==> flow/design.v <==
module OV7670(
	input Reset,
	output reg [11:0]  PixelData=1'b0,  
	output [14:0] PAddress,  
	output reg WPixel=1'b0,
	input Pclock,
	input Href,  
	input Vsync,  
	input [7:0] Data,  
	output reg [1:0] Promedio=1'b0,  
	output reg [1:0] Forma=1'b0  
);
reg Href_prev=1'b0; 
	reg [7:0] XPixel=1'b0;  
	reg [7:0] YPixel=1'b0;  
	reg [11:0] PromedioColorR=1'b0;  
	reg [11:0] PromedioColorG=1'b0;  
	reg [11:0] PromedioColorB=1'b0;  
reg VSync_prev=1'b0; 
	reg Sync=1'b0;  
	reg [1:0] Fila_Valida_R=1'b0;  
	reg [1:0] Fila_Valida_G=1'b0;  
	reg [1:0] Fila_Valida_B=1'b0;  
	reg [5:0] Ancho_R=1'b0;  
	reg [5:0] Ancho_G=1'b0;  
	reg [5:0] Ancho_B=1'b0;  
	reg [5:0] Ancho_R_Prev=1'b0;  
reg [5:0] Ancho_G_Prev=1'b0; 
reg [5:0] Ancho_B_Prev=1'b0; 
	reg [7:0] Inc_Ancho_R=1'b0;  
reg [7:0] Inc_Ancho_G=1'b0;
reg [7:0] Inc_Ancho_B=1'b0;
	reg [7:0] MID_Ancho_R=1'b0;  
reg [7:0] MID_Ancho_G=1'b0;
reg [7:0] MID_Ancho_B=1'b0;
assign PAddress = XPixel + YPixel*8'd176;  
	always @(posedge Pclock)begin  
		if(Reset==1'b1)begin  
	WPixel=1'b0;
	Href_prev=1'b0;
	VSync_prev=1'b0;
	XPixel=1'b0;
	YPixel=1'b0;
	Sync=1'b0;
	PixelData=1'b0;
	PromedioColorR=1'b0;
	PromedioColorG=1'b0;
	PromedioColorB=1'b0;
	Promedio=1'b0;
	Fila_Valida_R=1'b0;
	Fila_Valida_G=1'b0;
	Fila_Valida_B=1'b0;
	Ancho_R=1'b0; 
	Ancho_G=1'b0;
	Ancho_B=1'b0;
	Ancho_R_Prev=1'b0; 
	Ancho_G_Prev=1'b0; 
	Ancho_B_Prev=1'b0; 
	Inc_Ancho_R=1'b0;
	Inc_Ancho_G=1'b0;
	Inc_Ancho_B=1'b0;
	MID_Ancho_R=1'b0;
	MID_Ancho_G=1'b0;
	MID_Ancho_B=1'b0;
end
else begin
	if(Vsync==1'b1)begin  
		Sync=1'b0;
		WPixel=1'b0;
		XPixel=1'b0;
		YPixel=1'b0;
	end
	else if(Href==1'b0 && Href_prev==1'b1)begin  
		Sync=1'b0;
		WPixel=1'b0;
		XPixel=1'b0;
		YPixel=YPixel+1'b1;
		if(Ancho_R>Ancho_R_Prev)Inc_Ancho_R=Inc_Ancho_R+1'b1;
		else if(Ancho_R<Ancho_R_Prev)Inc_Ancho_R=Inc_Ancho_R-1'b1;
		if(Ancho_G>Ancho_G_Prev)Inc_Ancho_G=Inc_Ancho_G+1'b1;
		else if(Ancho_G<Ancho_G_Prev)Inc_Ancho_G=Inc_Ancho_G-1'b1;
		if(Ancho_B>Ancho_B_Prev)Inc_Ancho_B=Inc_Ancho_B+1'b1;
		else if(Ancho_B<Ancho_B_Prev)Inc_Ancho_B=Inc_Ancho_B-1'b1;
		if(Inc_Ancho_R>MID_Ancho_R)MID_Ancho_R=Inc_Ancho_R;
		if(Inc_Ancho_G>MID_Ancho_G)MID_Ancho_G=Inc_Ancho_G;
		if(Inc_Ancho_B>MID_Ancho_B)MID_Ancho_B=Inc_Ancho_B;
		if(Vsync==1'b0 && VSync_prev==1'b0)begin
			Ancho_R_Prev=Ancho_R;
			Ancho_G_Prev=Ancho_G; 
			Ancho_B_Prev=Ancho_B;
			Ancho_R=1'b0; 
			Ancho_G=1'b0; 
			Ancho_B=1'b0; 		
		end
	end
	else if(Href==1'b1)begin
		if(Sync==1'b0)begin
			PixelData[11:4]=Data;
			Sync=1'b1;
			WPixel=1'b0;
		end
		else begin
			PixelData[3:0]=Data[7:4];
			XPixel=XPixel+1'b1;
			Sync=1'b0;
			WPixel=1'b1;
		end
	end
	if(WPixel==1'b1 && (XPixel<8'd138) && (XPixel>8'd38) && (YPixel<8'd122) && (YPixel>8'd22))begin
		if((PixelData[3:0]>PixelData[7:4]) && (PixelData[3:0]>PixelData[11:8]))begin
			Fila_Valida_B=Fila_Valida_B+1'b1;
			Fila_Valida_G=1'b0;
			Fila_Valida_R=1'b0;
		end
		else if((PixelData[7:4]>PixelData[3:0]) && (PixelData[7:4]>PixelData[11:8]))begin
			Fila_Valida_G=Fila_Valida_G+1'b1;
			Fila_Valida_B=1'b0;
			Fila_Valida_R=1'b0;
		end
		else if((PixelData[11:8]>PixelData[3:0]) && (PixelData[11:8]>PixelData[7:4]))begin
			Fila_Valida_R=Fila_Valida_R+1'b1;
			Fila_Valida_G=1'b0;
			Fila_Valida_B=1'b0;		
		end
		if(Fila_Valida_R==2'b11)begin
					Fila_Valida_R=1'b0;
					PromedioColorR=PromedioColorR+1'b1;
					Ancho_R=Ancho_R+1'b1;
		end
		if(Fila_Valida_G==2'b11)begin
					Fila_Valida_G=1'b0;
					PromedioColorG=PromedioColorG+1'b1;
					Ancho_G=Ancho_G+1'b1;
		end
		if(Fila_Valida_B==2'b11)begin
					Fila_Valida_B=1'b0;
					PromedioColorB=PromedioColorB+1'b1;
					Ancho_B=Ancho_B+1'b1;
		end
	end
	if(Vsync==1'b1 && VSync_prev==1'b0)begin
		if(PromedioColorR>PromedioColorG && PromedioColorR>PromedioColorB)begin
			Promedio=2'b01;
			if(Inc_Ancho_R<(9'd100+9'd12) && Inc_Ancho_R>(9'd100-9'd12))begin
				if(Inc_Ancho_R<(MID_Ancho_R-9'd12))Forma=2'b10;
				else Forma=2'b01;			   
			end
			else Forma=2'b11;			
		end
		else if(PromedioColorG>PromedioColorR && PromedioColorG>PromedioColorB)begin
			Promedio=2'b10;
			if(Inc_Ancho_G<(9'd100+9'd12) && Inc_Ancho_G>(9'd100-9'd12))begin
				if(Inc_Ancho_G<(MID_Ancho_G-9'd12))Forma=2'b10;
				else Forma=2'b01;			   
			end
			else Forma=2'b11;
		end
		else if(PromedioColorB>PromedioColorR && PromedioColorB>PromedioColorG)begin
			Promedio=2'b11;
			if(Inc_Ancho_B<(9'd100+9'd12) && Inc_Ancho_B>(9'd100-9'd12))begin
				if(Inc_Ancho_B<(MID_Ancho_B-9'd12))Forma=2'b10;
				else Forma=2'b01;			   
			end
			else Forma=2'b11;
		end
		else begin
			Promedio=2'b00;
			Forma=2'b00;
		end
		PromedioColorR=1'b0;
		PromedioColorG=1'b0;
		PromedioColorB=1'b0;
		Ancho_R=1'b0; 
		Ancho_G=1'b0;
		Ancho_B=1'b0;
		Ancho_R_Prev=1'b0; 
		Ancho_G_Prev=1'b0; 
		Ancho_B_Prev=1'b0; 
		Inc_Ancho_R=8'd100;
		Inc_Ancho_G=8'd100;
		Inc_Ancho_B=8'd100;
		MID_Ancho_R=1'b0;
		MID_Ancho_G=1'b0;
		MID_Ancho_B=1'b0;
	end
	VSync_prev=Vsync;
	Href_prev=Href;
	if ((XPixel>8'd176-1'b1) || (YPixel>8'd144-1'b1)) PixelData=1'b0;
end
end
endmodule
Reports on OV7670
Tool output for the design above, in the order of the flow.
Lines are those of the file above, counted from 1.
Operators: Yosys type, input widths -> output width; for muxes data width and select width s.
Cell names lack the library's common part.
{ "inputs": {"design": "OV7670", "clock_port": "Pclock", "library": "sky130hd", "lib_corner": "tt_025C_1v80"} }

Word level
Counts by Yosys on the flattened word-level netlist (proc, flatten, opt, wreduce; memories kept). Register bits leave out memories and registers merged into their read ports (data or address). Print and check cells are left out. Cells with the same type and inputs are merged into one.
{ "classes": {"addsub": 21, "mul": 1, "cmp": 36, "equal": 3, "n_mux": 116, "bitwise": 4, "n_reduce_logical": 22} }
{ "op_table": {"columns": ["cell", "count"], "rows": [
  ["$mux 8", 45],
  ["$mux 12", 13],
  ["$mux 6", 18],
  ["$gt 12x12->1", 6],
  ["$mux 2", 30],
  ["$mul 8x4->11 const B", 1],
  ["$add 8x1->8 const B", 5],
  ["$add 12x1->12 const B", 3],
  ["$lt 8x7->1 const B", 4],
  ["$sub 8x4->9 const B", 3],
  ["$lt 8x9->1", 3],
  ["$gt 4x4->1", 6],
  ["$sub 8x1->8 const B", 3],
  ["$gt 8x7->1 const B", 3],
  ["$gt 8x8->1", 3],
  ["$mux 7", 3],
  ["$add 6x1->6 const B", 3],
  ["$gt 6x6->1", 3],
  ["$lt 6x6->1", 3],
  ["$logic_and 1x1->1", 16],
  ["$gt 8x8->1 const B", 2],
  ["$add 8x15->15", 1],
  ["$gt 8x5->1 const B", 1],
  ["$gt 8x6->1 const B", 1],
  ["$lt 8x8->1 const B", 1],
  ["$add 2x1->2 const B", 3],
  ["$eq 2x2->1 const B", 3],
  ["$mux 1", 6]
]} }
Other operator kinds: 7; their cells: 11.
{ "word_totals": {"ff_bits": 162, "inputBits": 12, "wordCells": 233} }

Logic depth
Depth = most cells in a row (Yosys ltp): at word level without a register or memory, in the mapped netlist without a sequential cell, where the memories' decode and read muxes count.
{ "logic_depth": {"word_depth": 22, "ABC_AREA": 0, "depth_mapped": 25} }

After synthesis
Yosys stat after the flow's synthesis: flattened, memories mapped to cells. It holds for the ABC_AREA given above (unset counts as 0); a run with the other value may have another netlist.
The area totals of this step are shown rounded.
{ "synth_totals": {"stdcells": 1457, "synth_area_um2": 12100, "sequential_area_um2": 3260, "ffs": 162} }
{ "types": {"columns": ["type", "count"], "rows": [
  ["dfxtp_1", 160],
  ["ha_1", 150],
  ["xnor2_1", 62],
  ["nor2_1", 138],
  ["xor2_1", 59],
  ["inv_1", 126],
  ["a21oi_1", 88],
  ["nand2_1", 96],
  ["mux2i_1", 28],
  ["nand4_1", 44],
  ["and2_1", 36],
  ["o21ai_0", 42],
  ["a21o_1", 27],
  ["nand3_1", 38],
  ["mux2_2", 14],
  ["and3_1", 25],
  ["nor2b_1", 25],
  ["or3_1", 23]
]} }
Not listed: further types 66, cells in them 276.

Worst setup path after synthesis
Source: OpenSTA report_checks on the synthesized netlist (no wires, ideal clock, input and output delay 20% of the period each), path of least setup slack; recovery checks are left aside. Register names are those of the netlist, which keeps one name where synthesis merged equal registers.
{ "synth_path": {"kind": "input port to flip-flop", "start": "input Vsync", "end": "register Forma[1]", "clock_period_ps": 8640, "setup_time_ps": 280, "t_first_pin_ps": 1728, "arrival_ps": 7274, "setup_slack_ps": 1086, "path_delay_ps": 5826, "driving_pins": 24, "path_buffers": 3, "period_less_setup_slack_ps": 7554} }
"path_delay_ps" = arrival - input delay + setup time.
"driving_pins" counts driving pins, that of a launching flip-flop among them; a cell with two outputs on the path counts twice.
"period_less_setup_slack_ps" = period - worst setup slack (recovery checks aside). The figure is calculated, with input and output delays left at 20% of the set period.
The rows between start and end are the longest chain of elaborated cells between them; the timing report does not say that the signal goes this way. Where chains are equally long, one stands for them.
A line is the first line of the expression or statement that the cell stems from. Yosys adds cells for indexed reads and writes and turns some case tables into memories.
A register here has more assigning lines than the two given.
Ways into the end's enable are left out, as the timed path ends at the data pin.
{ "synth_via": {"cell_sequence": "clkbuf_1 nor3b_1 buf_1 mux2_2 ha_1 nor2b_1 o21a_1 o21a_1 or3_4 or3_1 a2111oi_4 buf_4 mux2i_1 inv_1 ha_1 nor2b_1 o21a_1 o21a_1 o21ai_0 o211ai_1 nor3_1 nand2_1 a2111oi_0 a22oi_1", "elab_chain_cells": 18, "cells_between": 115, "cone_lines": 22, "classes_between": "add/sub (3); compare (28); eq/ne (3); mux (68); reduce/logical (13)"} }
{ "synth_lines": {"columns": ["element", "line_no", "text"], "rows": [
  ["start: declaration", 8, "input Vsync,"],
  ["$mux 12", 67, "if(Vsync==1'b1)begin"],
  ["$mux 12", 38, "if(Reset==1'b1)begin"],
  ["$gt 4x4->1", 120, "else if((PixelData[11:8]>PixelData[3:0]) && (PixelData[11:8]>PixelData[7:4]))begin"],
  ["$logic_and 1x1->1", 120, null],
  ["$mux 2", 120, null],
  ["$mux 2", 115, "else if((PixelData[7:4]>PixelData[3:0]) && (PixelData[7:4]>PixelData[11:8]))begin"],
  ["$mux 2", 110, "if((PixelData[3:0]>PixelData[7:4]) && (PixelData[3:0]>PixelData[11:8]))begin"],
  ["[4 not listed]", null, null],
  ["$mux 12", 109, "if(WPixel==1'b1 && (XPixel<8'd138) && (XPixel>8'd38) && (YPixel<8'd122) && (YPixel>8'd22))begin"],
  ["$mux 12", 38, null],
  ["$gt 12x12->1", 158, "else if(PromedioColorB>PromedioColorR && PromedioColorB>PromedioColorG)begin"],
  ["$logic_and 1x1->1", 158, null],
  ["$mux 2", 158, null],
  ["$mux 2", 150, "else if(PromedioColorG>PromedioColorR && PromedioColorG>PromedioColorB)begin"],
  ["$mux 2", 142, "if(PromedioColorR>PromedioColorG && PromedioColorR>PromedioColorB)begin"],
  ["end: assignment", 145, "if(Inc_Ancho_R<(MID_Ancho_R-9'd12))Forma=2'b10;"],
  ["end: assignment", 146, "else Forma=2'b01;"],
  ["end: declaration", 11, "output reg [1:0] Forma=1'b0"]
]} }

Timing after layout
From the final timing report of flow run 2: the path of least setup slack in the routed layout; clock arrival at registers is part of the times.
The report prints the path's times to 10 ps; the period is as set.
{ "layout_path": {"kind": "input port to flip-flop", "start": "input Href", "end": "register Forma[1]", "clock_period_ps": 8950, "setup_time_ps": 270, "t_first_pin_ps": 1790, "arrival_ps": 8340, "setup_slack_ps": 760, "driving_pins": 24, "path_buffers": 2} }
The rows between start and end are the longest chain of elaborated cells between them; the timing report does not say that the signal goes this way. Where chains are equally long, one stands for them.
A register here has more assigning lines than the two given.
{ "layout_via": {"cell_sequence": "clkdlybuf4s50_1 buf_4 and2_1 nand2b_1 mux2i_1 ha_1 nor2b_1 o21a_1 o21a_1 o221ai_1 o21ai_0 nor3b_2 nand4_1 or3_1 nand2_1 ha_1 a21o_1 a21o_1 a21oi_1 nor2_1 nor3_2 nand2_1 a2111oi_0 a22oi_1", "elab_chain_cells": 21, "cells_between": 127, "cone_lines": 23, "classes_between": "add/sub (3); compare (28); eq/ne (3); mux (78); logic (1); reduce/logical (14)"} }
{ "layout_lines": {"columns": ["element", "line_no", "text"], "rows": [
  ["start: declaration", 7, "input Href,"],
  ["$not 1->1", 73, "else if(Href==1'b0 && Href_prev==1'b1)begin"],
  ["$logic_and 1x1->1", 73, null],
  ["$mux 12", 73, null],
  ["$mux 12", 67, "if(Vsync==1'b1)begin"],
  ["$mux 12", 38, "if(Reset==1'b1)begin"],
  ["$gt 4x4->1", 120, "else if((PixelData[11:8]>PixelData[3:0]) && (PixelData[11:8]>PixelData[7:4]))begin"],
  ["$logic_and 1x1->1", 120, null],
  ["[7 not listed]", null, null],
  ["$mux 12", 109, "if(WPixel==1'b1 && (XPixel<8'd138) && (XPixel>8'd38) && (YPixel<8'd122) && (YPixel>8'd22))begin"],
  ["$mux 12", 38, null],
  ["$gt 12x12->1", 158, "else if(PromedioColorB>PromedioColorR && PromedioColorB>PromedioColorG)begin"],
  ["$logic_and 1x1->1", 158, null],
  ["$mux 2", 158, null],
  ["$mux 2", 150, "else if(PromedioColorG>PromedioColorR && PromedioColorG>PromedioColorB)begin"],
  ["$mux 2", 142, "if(PromedioColorR>PromedioColorG && PromedioColorR>PromedioColorB)begin"],
  ["end: assignment", 145, "if(Inc_Ancho_R<(MID_Ancho_R-9'd12))Forma=2'b10;"],
  ["end: assignment", 146, "else Forma=2'b01;"],
  ["end: declaration", 11, "output reg [1:0] Forma=1'b0"]
]} }

--- measured runs ---
Settings and measured results of 2 stored flow runs for module OV7670 (sky130hd), not sorted in any way. The constraints put input and output delay at 20% of the set period each and load the outputs with 0.01 pF.
"period_reached_ps" is the run's clock period less its worst setup slack. It is reckoned from that one timing run; input and output delays stay at 20% of the period that was set.
"worst_path_time_ps" is the time allowed to the run's worst setup path (the clock period less input and output delay, where it has them) less its slack. Clock arrival times count: a late capture clock shortens it, a late launch clock lengthens it.
"final_power_w": no workload was simulated; the value follows from the tool's default switching activity.
"worst_path_time_ps" is known to 10 ps.
Values from the reports are rounded here.
[
  {
    "run": "flow run 1",
    "settings": { "period_ns": 5.64, "CORE_UTILIZATION": 69, "PLACE_DENSITY": 0.89, "CELL_PAD_IN_SITES_DETAIL_PLACEMENT": 2, "TNS_END_PERCENT": 5, "GPL_ROUTABILITY_DRIVEN": 0, "CTS_CLUSTER_SIZE": 82, "MAX_ROUTING_LAYER": "met4", "CAP_MARGIN": 20, "CORE_MARGIN": 2, "SLEW_MARGIN": 20 },
    "outcome": "incomplete, placement halted on DPL-0033"
  },
  {
    "run": "flow run 2",
    "settings": { "period_ns": 8.95, "CORE_UTILIZATION": 16, "CAP_MARGIN": 20, "CORE_MARGIN": 2, "SLEW_MARGIN": 20 },
    "results": { "tns_ps": 0, "holdWs_ps": 455, "die_footprint_um2": 77700, "synthArea_um2": 12100, "layout_stdcell_area_um2": 14300, "worst_path_time_ps": 6400, "worst_setup_path_type": "input port to flip-flop", "util_frac": 0.191, "final_power_w": 0.00169, "period_reached_ps": 8188, "worstSetupSlack_ps": 762 }
  }
]
--- end ---
